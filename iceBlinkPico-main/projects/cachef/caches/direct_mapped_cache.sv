==> flow/design.v <==
module direct_mapped_cache #(
    parameter CACHE_SIZE = 256,  
    parameter BLOCK_SIZE = 16,    
    parameter ASSOC = 1           
)(
    input logic clk,
    input logic reset,
    input logic [31:0] addr,
    input logic [7:0] wr_data,
    input logic wr_en,
    output logic [7:0] rd_data,
    output logic hit,
    output logic miss
);
    localparam NUM_SETS = CACHE_SIZE / (BLOCK_SIZE * ASSOC);
    localparam BLOCK_OFFSET_WIDTH = $clog2(BLOCK_SIZE);
    localparam INDEX_WIDTH = $clog2(NUM_SETS);
    localparam TAG_WIDTH = 32 - INDEX_WIDTH - BLOCK_OFFSET_WIDTH;
    logic [7:0] cache_data [NUM_SETS-1:0][BLOCK_SIZE-1:0];
    logic [TAG_WIDTH-1:0] cache_tag [NUM_SETS-1:0];
    logic valid [NUM_SETS-1:0];
    logic [TAG_WIDTH-1:0] tag;
    logic [INDEX_WIDTH-1:0] index;
    logic [BLOCK_OFFSET_WIDTH-1:0] block_offset;
    always_comb begin
        tag = addr[31 : 32 - TAG_WIDTH];
        index = addr[32 - TAG_WIDTH - 1 : BLOCK_OFFSET_WIDTH];
        block_offset = addr[BLOCK_OFFSET_WIDTH-1 : 0];
    end
    logic current_hit;
    logic current_miss;
    logic [7:0] current_rd_data;
    always_comb begin
        current_hit = (valid[index] && (cache_tag[index] == tag));
        current_miss = ~current_hit;
        if (current_hit && !wr_en) 
            current_rd_data = cache_data[index][block_offset];
        else 
            current_rd_data = 8'b0;  
    end
    always_ff @(posedge clk or posedge reset) begin
        if (reset) begin
            for (int i = 0; i < NUM_SETS; i++) 
                valid[i] <= 0;
            hit <= 0;
            miss <= 0;
            rd_data <= 8'b0;
        end else begin
            hit <= current_hit;
            miss <= current_miss;
            rd_data <= current_rd_data;
            if (current_miss || wr_en) begin
                valid[index] <= 1;
                cache_tag[index] <= tag;
                if (wr_en) 
                    cache_data[index][block_offset] <= wr_data;
            end
        end
    end
endmodule
# == Step by step through the tools: direct_mapped_cache ==
# What the tools print for direct_mapped_cache, step after step.
# Line numbers count from 1 in the design file above.
# Cell names lack the library's common part.
# A cell with -- has no value.
# setup
top,direct_mapped_cache
clock,clk
library,sky130hd
corner,tt_025C_1v80

# == Word-level counts ==
# Yosys after proc, flatten, opt, wreduce and memory -nomap, before mapping. Enables and synchronous resets that opt folds into registers are not counted as muxes. Print and check cells are not counted. Equal cells are merged and count once.
# word_totals
reg_bits,2458
inputBits,43
output_inout_bits,10
word_cells,865
# classes
n_addsub,3
equal,271
muxes,4
logic,2
reduce_and_logical,294
# ops
operator,count
8-bit parallel mux with 256-bit select,1
4-bit AND reduction,256
8-bit == test (second input constant),128
8-bit by 7-bit == test with 1-bit output (second input constant),64
24-bit parallel mux with 16-bit select,1
8-bit by 6-bit == test with 1-bit output (second input constant),32
8-bit by 5-bit == test with 1-bit output (second input constant),16
8-bit by 4-bit == test with 1-bit output (second input constant),8
3-bit AND reduction,16
2-bit AND reduction,16
4-bit == test (second input constant),8
8-bit by 3-bit == test with 1-bit output (second input constant),4
24-bit == test,1
4-bit by 3-bit == test with 1-bit output (second input constant),4
8-bit by 2-bit == test with 1-bit output (second input constant),2
1-bit parallel mux with 16-bit select,1
4-bit by 2-bit == test with 1-bit output (second input constant),2
8-bit by 1-bit == test with 1-bit output (second input constant),1
8-bit by 5-bit adder with 8-bit output,1
8-bit logical NOT,1
8-bit 2-to-1 mux,1
4-bit by 4-bit subtractor with 5-bit output (first input constant),1
4-bit by 1-bit == test with 1-bit output (second input constant),1
4-bit subtractor (first input constant),1
4-bit logical NOT,1
1-bit logical AND,2
1-bit inverter,2
1-bit logical OR,1
1-bit logical NOT,1

# == Longest topological paths ==
# Yosys ltp: most cells in a row. Word level: on the elaborated netlist, between registers, memories and ports. Mapped: between sequential cells and ports; inverters and the memories' decode and read muxes count.
# logic_depth
word_depth,7
abc_area,0
ltp_mapped,16
ltp_nobuf,9

# == Mapped cells and area ==
# Yosys stat after the flow's synthesis: flattened, memories mapped to cells. It holds for the ABC_AREA given above (unset counts as 0); a run with the other value may have another netlist.
# types
cell,count,type_area_um2
edfxtp_1,2432,7.3E+04
a22oi_1,1034,7.76E+03
nand2_1,424,1.59E+03
nor3_1,308,1.54E+03
nor2_1,314,1178.63
nor4_1,114,713.184
dfrtp_1,26,650.624
mux2i_1,65,650.624
nand4_1,104,650.624
o22ai_1,78,487.968
clkbuf_1,123,461.693
buf_4,42,315.302
a21oi_1,51,255.245
buf_2,49,245.235
nand3_1,41,205.197
mux2_2,15,168.912
a22o_1,19,166.41
buf_6,14,157.651
# Other cell types: 64; their cells: 365.
# synth_totals
cell_count,5618
synth_area_um2,92974.2
sequential_area_um2,73680.7
ffs,2458
buffers,251

# == Timing after synthesis ==
# OpenSTA on the mapped netlist: ideal clock, no wires. The path of least setup slack (recovery checks aside). Input and output delay are each 20% of the period. Register names are those of the netlist, which keeps one name where synthesis merged equal registers.
# synth_timing
kind,input-to-reg
start,in addr[4]
end,reg cache_tag[11][0]
period_ns,8.82
in_delay_ns,1.764
setup_ns,0.441
t_first_pin_ns,1.764
arrival_time_ns,5.570
required_time_ns,8.379
setup_slack_ns,2.809
delay_ns,4.247
driving_pins,13
path_buffers,4
synth_period_reached_ns,6.011
# "delay_ns" = arrival - input delay + setup time.
# "driving_pins": output pins that drive a net of the path, with the launching flip-flop's if there is one; two outputs of one cell count as two.
# "synth_period_reached_ns" = period - worst setup slack (recovery checks aside). The figure is calculated, with input and output delays left at 20% of the set period.
# The rows between start and end are the longest chain of elaborated cells between them; the timing report does not say that the signal goes this way. Where chains are equally long, one stands for them.
# Each line given opens the expression or statement behind the cell; cells for indexed reads and writes are added by Yosys, which also makes memories of some case tables.
# synth_via
cell_sequence,buf_4 -> nor2b_1 -> clkbuf_1 -> buf_1 -> a22oi_1 -> o221ai_1 -> a21oi_1 -> a221oi_1 -> a31o_2 -> nor4_1 -> nand4_1 -> clkbuf_1 -> nor3b_1
elab_chain_len,7
cone_cells,23
classes_between,eq/ne: 16; mux: 2; logic: 1; reduce/logical: 4
# synth_rtl
item,line_no,rtl
"start, declared",8,"input logic [31:0] addr,"
4-bit == test,34,current_hit = (valid[index] && (cache_tag[index] == tag));
24-bit parallel mux with 16-bit select,34,
24-bit == test,34,
1-bit logical AND,34,
1-bit inverter,35,current_miss = ~current_hit;
1-bit logical OR,52,if (current_miss || wr_en) begin
3-bit AND reduction,--,
"end, assigned",54,cache_tag[index] <= tag;
"end, declared",20,logic [TAG_WIDTH-1:0] cache_tag [NUM_SETS-1:0];

# 2 stored runs of direct_mapped_cache in the flow (synthesis by Yosys, layout by OpenROAD, sky130hd cells), in arbitrary order. Constraints: input delay and output delay 20% of the set period each, output load 0.01 pF.
# Among the settings, n/a means not set for that run.
stored run,period_ns,CORE_UTILIZATION,SETUP_SLACK_MARGIN,PLACE_DENSITY_LB_ADDON,HOLD_SLACK_MARGIN,CORE_ASPECT_RATIO,CORE_MARGIN,CELL_PAD_IN_SITES_GLOBAL_PLACEMENT,CELL_PAD_IN_SITES_DETAIL_PLACEMENT,ABC_AREA,GPL_ROUTABILITY_DRIVEN,CTS_CLUSTER_SIZE,CTS_CLUSTER_DIAMETER,SLEW_MARGIN,MIN_ROUTING_LAYER,CAP_MARGIN,MAX_ROUTING_LAYER
entry A,4.71,55,0.18,0.03,-0.09,0.67,10,1,2,0,0,56,40,40,met1,20,n/a
entry B,8.63,64,n/a,n/a,n/a,n/a,2,n/a,n/a,0,0,37,n/a,20,met1,20,met4
# Entry A: incomplete, placement halted on DPL-0033
# Entry B: incomplete, routing halted on GRT-0116
